==> flow/design.v <==
module s_fifo(clk,rst,buf_in,buf_out,wr_en,rd_en,buf_empty,buf_full,fifo_counter);
input clk,rst,wr_en,rd_en;
input [7:0] buf_in;
output reg [7:0] buf_out;
output reg buf_empty,buf_full;
output reg [7:0] fifo_counter;
reg [3:0] rd_ptr,wr_ptr;  
reg [7:0] buf_mem[63:0];  
always@(fifo_counter) begin
 buf_empty = (fifo_counter==0);
 buf_full = (fifo_counter==64);
 end
always@(posedge clk or posedge rst) begin    
  if(rst)
  	fifo_counter <= 0;
  else if((!buf_full && wr_en) && (!buf_empty && rd_en))
  	fifo_counter <= fifo_counter;
  else if (!buf_full && wr_en)
  	fifo_counter <= fifo_counter + 1;
  else if (!buf_empty && rd_en)
  	fifo_counter <= fifo_counter - 1;
  else 
  	fifo_counter <= fifo_counter;
 end
always@( posedge clk or posedge rst) begin
 	if(rst)
 		buf_out <= 0;
 	else begin 
 	if (rd_en && !buf_empty)
 		buf_out <= buf_mem[rd_ptr];
 	else
 		buf_out <= buf_out;
end
end
always@(posedge clk) begin
	if(wr_en && !buf_full)
		buf_mem[wr_ptr] <= buf_in;
	else
		buf_mem[wr_ptr] <= buf_mem[wr_ptr];
end
always@(posedge clk or posedge rst) begin
	if(rst) begin 
		wr_ptr <= 0;
		rd_ptr <= 0;
	end else begin
	   if(!buf_full && wr_en)
	   	wr_ptr <= wr_ptr + 1;
	   else
	   	wr_ptr <= wr_ptr;
	   if(!buf_empty && rd_en)
	   	rd_ptr <= rd_ptr + 1;
	   else
	   	rd_ptr <= rd_ptr;
	end
end 	
endmodule
### Tool chain data of s_fifo

Tool output for the design above, in the order of the flow.
Line numbers count from 1 in the design file above.
Library cell names are shortened.
A cell with - has no value.

| set-up | value |
|---|---|
| top module | s_fifo |
| clock input | clk |
| standard-cell library | sky130hd |
| corner | tt_025C_1v80 |

### Elaborated design

Counts by Yosys on the flattened word-level netlist (proc, flatten, opt, wreduce; memories kept). Register bits leave out memories and registers merged into their read ports (data or address). Print and check cells are left out. Cells with the same type and inputs are merged into one.
Yosys's memory passes give these memory sizes; they may raise the number of words (mostly to a power of two), join words into wider ones and drop unused or constant bits.

| cells by class | value |
|---|---|
| equal/unequal tests | 1 |
| mux-type cells | 7 |
| bitwise gates (word level) | 2 |
| add/sub/neg operators | 4 |
| reductions and logical operators | 8 |

Operators by type and width:

| operator | number |
|---|---|
| 8-bit 2-to-1 mux | 5 |
| 4-bit by 1-bit adder with 4-bit output (second input constant) | 2 |
| 8-bit by 1-bit adder with 8-bit output (second input constant) | 1 |
| 8-bit by 1-bit subtractor with 8-bit output (second input constant) | 1 |
| 8-bit by 7-bit equality test with 1-bit output (second input constant) | 1 |
| 8-bit logical NOT | 1 |
| 1-bit logical AND | 3 |
| 1-bit logical NOT | 2 |
| 2-bit AND reduction | 1 |
| 2-bit nonzero test | 1 |
| 1-bit 2-to-1 mux | 2 |
| 1-bit bitwise OR | 1 |
| 1-bit NOT | 1 |

| word-level totals | value |
|---|---|
| output and inout port bits | 18 |
| memories | 1 |
| flip-flop bits (word level) | 16 |
| cells after elaboration | 26 |
| word width x clocked read ports | 8 |
| memory bits (writable) | 512 |

Memories:

| name | words | bits a word | rd ports | write ports | RTL line | source |
|---|---|---|---|---|---|---|
| buf_mem | 64 | 8 | 2 | 1 | 8 | `reg [7:0] buf_mem[63:0];` |

### Longest topological paths

Depth = most cells in a row (Yosys ltp): at word level without a register or memory, in the mapped netlist without a sequential cell, where the memories' decode and read muxes count.

| depth | value |
|---|---|
| word-level depth | 6 |
| ABC_AREA | 0 |
| depth in mapped cells | 11 |

### After synthesis

The flow's flattened synthesis, as Yosys stat reports it; memories are mapped. The netlist is that of the ABC_AREA named above (0 if unset); the other value can give another one.

| synthesis totals | value |
|---|---|
| synthesis area | 7332.0 µm² |
| buffers | 34 |
| sequential area | 4444.3 µm² |
| mapped flip-flops | 152 |
| cell count | 492 |

Cells by type:

| cell type | number | total area (µm²) |
|---|---|---|
| edfxtp_1 | 128 | 3.84E+03 |
| mux4_2 | 36 | 810.778 |
| dfrtp_1 | 24 | 600.576 |
| mux2i_1 | 33 | 330.317 |
| mux2_2 | 16 | 180.173 |
| ha_1 | 10 | 125.12 |
| nand2_1 | 31 | 116.362 |
| a22oi_1 | 15 | 112.608 |
| nor2_1 | 28 | 105.101 |
| a221oi_1 | 11 | 96.342 |
| o221ai_1 | 10 | 87.584 |
| xnor2_1 | 9 | 78.826 |
| a21oi_1 | 15 | 75.072 |
| clkbuf_1 | 20 | 75.072 |
| o21ai_0 | 15 | 75.072 |
| buf_1 | 13 | 48.797 |
| nor3_1 | 9 | 45.043 |
| a22o_1 | 5 | 43.792 |

Not listed: further types 32, cells in them 64.

### Timing after synthesis

Path of least setup slack by OpenSTA after synthesis, without wires, with an ideal clock, recovery checks aside; 20% of the period is set as input and as output delay. Where synthesis merged equal registers, the netlist keeps one of their names.

| timing after synthesis | value |
|---|---|
| kind | register -> register |
| start point | register fifo_counter[2] |
| end point | register fifo_counter[5] |
| arrival time | 3.179 ns |
| period | 5.63 ns |
| path delay | 3.304 ns |
| stages on the path | 11 |
| time at the first pin | 0.000 ns |
| setup time | 0.125 ns |
| slack | 2.327 ns |
| synthesis period reached | 3.303 ns |

"path delay" = arrival - input delay + setup time.
"stages on the path" counts driving pins, that of a launching flip-flop among them; a cell with two outputs on the path counts twice.
"synthesis period reached" = period - worst setup slack (recovery checks aside). The figure is calculated, with input and output delays left at 20% of the set period.
Between the ends stands the longest chain of elaborated cells between them, by number of cells; it is not shown to be the way that was timed. Of several equally long chains one is given.
Each line given opens the expression or statement behind the cell; cells for indexed reads and writes are added by Yosys, which also makes memories of some case tables.
A register here has more assigning lines than the two given.

| between the ends, after synthesis | value |
|---|---|
| path through | dfrtp_1 > or4b_2 > o21a_1 > inv_1 > buf_1 > ha_1 > a21o_2 > a21oi_1 > o21ai_0 > xor2_1 > mux2_2 |
| length of the longest elaborated chain | 6 |
| elaborated cells on any way between the ends | 14 |
| classes of those cells | 2 x add/sub; 1 x eq/ne; 2 x mux; 1 x logic; 8 x reduce/logical |

RTL lines, path after synthesis:

| item | RTL line | source |
|---|---|---|
| start, declared | 6 | `output reg [7:0] fifo_counter;` |
| start, assigned | 17 | `fifo_counter <= fifo_counter;` |
| start, assigned | 19 | `fifo_counter <= fifo_counter + 1;` |
| 8-bit by 7-bit equality test with 1-bit output | 11 | `buf_full = (fifo_counter==64);` |
| 1-bit logical NOT | 16 | `else if((!buf_full && wr_en) && (!buf_empty && rd_en))` |
| 1-bit logical AND x2 | 16 |  |
| 1-bit NOT | - |  |
| 2-bit AND reduction | - |  |
| end, assigned | 17 |  |
| end, assigned | 19 |  |
| end, declared | 6 |  |

### Path in the finished layout

Path of least setup slack in the final report of flow run 1 (OpenROAD, finished layout, wires in). Where an end is a register, its clock arrival counts in the times.

| timing post-layout | value |
|---|---|
| kind | register -> register |
| start point | register wr_ptr[2] |
| end point | memory buf_mem[11][6] |
| stages on the path | 7 |
| arrival time | 3.06 ns |
| time at the first pin | 0.44 ns |
| setup time | 0.28 ns |
| period | 2.94 ns |
| slack | 0.03 ns |

A register here has more assigning lines than the two given.
Only ways into the end's enable, where the timed path ends, are counted here.

| between the ends, post-layout | value |
|---|---|
| path through | dfrtp_1 > clkbuf_2 > inv_1 > clkbuf_1 > nand2_1 > nor2_2 > buf_6 |
| length of the longest elaborated chain | 0 |
| elaborated cells on any way between the ends | 0 |
| source lines of those cells | 0 |

RTL lines, path post-layout:

| item | RTL line | source |
|---|---|---|
| start, declared | 7 | `reg [3:0] rd_ptr,wr_ptr;` |
| start, assigned | 47 | `wr_ptr <= wr_ptr + 1;` |
| start, assigned | 49 | `wr_ptr <= wr_ptr;` |
| end, declared | 8 | `reg [7:0] buf_mem[63:0];` |

Wiki page: s_fifo / flow data

Design s_fifo on sky130hd. What follows are 2 stored runs of the flow, each under its own settings; their order means nothing. The constraints put input and output delay at 20% of the set period each and load the outputs with 0.01 pF.
"clock period reached" means the clock period less the worst setup slack. The figure is calculated, with input and output delays left at 20% of the set period.
"total design power" is the tool's figure for a default switching activity; nothing was simulated.
Settings: n/a = not set for that run.

| setting or result | flow run 1 | flow run 2 |
|---|---|---|
| period_ns | 2.94 | 3.26 |
| CORE_UTILIZATION | 59 | 47 |
| PLACE_DENSITY_LB_ADDON | 0.13 | n/a |
| CORE_MARGIN | 10 | 7 |
| CELL_PAD_IN_SITES_GLOBAL_PLACEMENT | 0 | n/a |
| TNS_END_PERCENT | 80 | 40 |
| GPL_TIMING_DRIVEN | 0 | n/a |
| GPL_ROUTABILITY_DRIVEN | 0 | 1 |
| CTS_CLUSTER_SIZE | 64 | n/a |
| CTS_CLUSTER_DIAMETER | 400 | 59 |
| CAP_MARGIN | 30 | 20 |
| MIN_ROUTING_LAYER | met1 | met1 |
| MAX_ROUTING_LAYER | met4 | n/a |
| SLEW_MARGIN | 20 | 20 |
| HOLD_SLACK_MARGIN | n/a | 0.16 |
| CELL_PAD_IN_SITES_DETAIL_PLACEMENT | n/a | 1 |
| setup slack of the worst path (ns) | 0.033 | 0.180 |
| summed negative setup slack (ns) | 0.000 | 0.000 |
| area of the standard cells in the finished layout (µm²) | 8977.4 | 8772.2 |
| total design power (µW) | 10829 | 9434 |
| clock period reached (ns) | 2.907 | 3.080 |
| synthesized cell area (µm²) | 7332.0 | 7332.0 |
| full die area (µm²) | 17285.7 | 19293.2 |
